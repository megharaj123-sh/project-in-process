==> flow/design.v <==
`timescale 1ns/1ns
module MEM(clk,mem_read_ctrl,mem_write_ctrl,mem_address,mem_data_write,mem_data_read);
input mem_read_ctrl;
input mem_write_ctrl;
input clk;
wire clk_bar;
input [31:0] mem_address;
input [31:0] mem_data_write;
output reg [31:0]mem_data_read;
assign clk_bar=~clk;
reg [31:0] mem_ram [0:39];               
always@(posedge clk_bar)
begin
    if(mem_read_ctrl && !mem_write_ctrl)
        mem_data_read=mem_ram[mem_address];
    if(!mem_read_ctrl && mem_write_ctrl)
        mem_ram[mem_address]=mem_data_write;
end
endmodule
# Step by step through the tools: MEM
# The steps from the RTL of MEM to its reports follow in flow order.
# Lines are those of the file above, counted from 1.
# Cell names lack the library's common part.
# A cell with n/a has no value.
# design
design	MEM
clock	clk
cell_library	sky130hd
lib_corner	tt_025C_1v80

# After elaboration
# Yosys after proc, flatten, opt, wreduce and memory -nomap, before mapping. Enables and synchronous resets that opt folds into registers are not counted as muxes. Memory bits, and registers merged into a memory's read port (data or address), are not among the register bits. Print and check cells are not counted. Equal cells are merged and count once.
# Yosys's memory passes give these memory sizes; they may raise the number of words (mostly to a power of two), join words into wider ones and drop unused or constant bits.
# classes
n_mux	3
n_reduce_logical	4
# op_table
op	count
32-bit 2-to-1 mux	1
6-bit 2-to-1 mux	1
1-bit logical AND	2
1-bit zero test	2
1-bit 2-to-1 mux	1
# word_totals
ff_bits	0
ram_bits	1280
clocked_rd_ports_x_width	32
memories	1
output_inout_bits	32
# memory_table
name	size	width	read_ports	wr	line	source
mem_ram	40	32	1	1	11	reg [31:0] mem_ram [0:39];

# Longest topological paths
# Yosys ltp: most cells in a row. Word level: on the elaborated netlist, between registers, memories and ports. Mapped: between sequential cells and ports; inverters and the memories' decode and read muxes count.
# logic_depth
ltp_word	3
ABC_AREA	0
depth_mapped	10

# After synthesis
# Yosys stat after the flow's synthesis: flattened, memories mapped to cells. It holds for the ABC_AREA given above (unset counts as 0); a run with the other value may have another netlist.
# types
cell_type	count	area_total_um2
edfxtp_1	1312	3.94E+04
mux2i_1	175	1751.68
mux4_2	66	1.49E+03
a221oi_1	129	1.13E+03
mux2_2	95	1.07E+03
a22oi_1	117	878.342
nand2_1	105	394.128
o22ai_1	60	375.36
buf_2	73	365.35
o22a_1	40	350.336
a221o_1	31	310.298
nor2_1	78	292.781
o21ai_0	58	290.278
o221ai_1	33	289.027
a22o_1	26	227.718
clkbuf_1	58	217.709
a21oi_1	33	165.158
buf_4	22	165.158
# Not listed: further types 36, cells in them 150.
# synth_totals
cells	2661
yosys_area_um2	50216.9
seqArea_um2	39397.8
ff_cells	1312
buf_cells	184

Lab notebook: MEM

Module MEM, platform sky130hd: 2 stored runs of the flow (Yosys, OpenROAD) with differing settings, in no particular order. Input and output delays are each 20% of the period that was set; the output load is 0.01 pF.
By "total_power_uw" is meant OpenSTA's value without simulated activity: inputs other than the clock are taken to toggle once in ten clock periods, and the tool carries that through the logic.

Entry A, flow files:
==> flow/run.sh <==
#!/bin/bash
# the make line also repeats the synthesis and layout settings of config.mk as NAME=value (left out here)
make -C /OpenROAD-flow-scripts/flow DESIGN_CONFIG=/design/flow/config.mk WORK_HOME=/design/flow/orfs CLKGATE_MAP_FILE= finish
==> flow/config.mk <==
export PLATFORM = sky130hd
export DESIGN_NAME = MEM
export DESIGN_NICKNAME = MEM
export VERILOG_FILES = /design/flow/design.v
export SDC_FILE = /design/flow/constraint.sdc
export NUM_CORES = 4
export LEC_CHECK = 0
export CAP_MARGIN = 15
export CELL_PAD_IN_SITES_GLOBAL_PLACEMENT = 1
export CORE_ASPECT_RATIO = 0.54
export CORE_MARGIN = 10
export CORE_UTILIZATION = 39
export CTS_CLUSTER_SIZE = 94
export MAX_ROUTING_LAYER = met4
export MIN_ROUTING_LAYER = met1
export PLACE_DENSITY_LB_ADDON = 0.04
export SETUP_SLACK_MARGIN = 0.38
export SLEW_MARGIN = 20
==> flow/constraint.sdc <==
create_clock -name core_clock -period 10.3 [get_ports {clk}]
set_input_delay 2.0600 -clock core_clock [delete_from_list [all_inputs] [get_ports {clk}]]
set_output_delay 2.0600 -clock core_clock [all_outputs]
set_load 0.01 [all_outputs]

==> results of entry A, as CSV <==
result,value
setup_worst_slack_ps,844
final_die_area_um2,144200.0
setupTns_ps,0
hold_ws_ps,725
yosys_chip_area_um2,50216.9
post_route_stdcell_area_um2,64678.3
total_power_uw,13498
util_frac,0.508

Entry B, flow files:
==> flow/run.sh <==
#!/bin/bash
# the make line also repeats the synthesis and layout settings of config.mk as NAME=value (left out here)
make -C /OpenROAD-flow-scripts/flow DESIGN_CONFIG=/design/flow/config.mk WORK_HOME=/design/flow/orfs CLKGATE_MAP_FILE= finish
==> flow/config.mk <==
export PLATFORM = sky130hd
export DESIGN_NAME = MEM
export DESIGN_NICKNAME = MEM
export VERILOG_FILES = /design/flow/design.v
export SDC_FILE = /design/flow/constraint.sdc
export NUM_CORES = 4
export LEC_CHECK = 0
export CAP_MARGIN = 20
export CELL_PAD_IN_SITES_GLOBAL_PLACEMENT = 3
export CORE_ASPECT_RATIO = 1.09
export CORE_MARGIN = 2
export CORE_UTILIZATION = 59
export CTS_CLUSTER_DIAMETER = 251
export CTS_CLUSTER_SIZE = 94
export GPL_ROUTABILITY_DRIVEN = 1
export MIN_ROUTING_LAYER = met1
export PLACE_DENSITY = 0.57
export SETUP_SLACK_MARGIN = 1.64
export SLEW_MARGIN = 20
==> flow/constraint.sdc <==
create_clock -name core_clock -period 13.0 [get_ports {clk}]
set_input_delay 2.6000 -clock core_clock [delete_from_list [all_inputs] [get_ports {clk}]]
set_output_delay 2.6000 -clock core_clock [all_outputs]
set_load 0.01 [all_outputs]

==> results of entry B, as CSV <==
result,value
util_frac,0.699
yosys_chip_area_um2,50216.9
total_power_uw,8097
setup_worst_slack_ps,1681
hold_ws_ps,653
setupTns_ps,0
post_route_stdcell_area_um2,58848.9
final_die_area_um2,87465.3
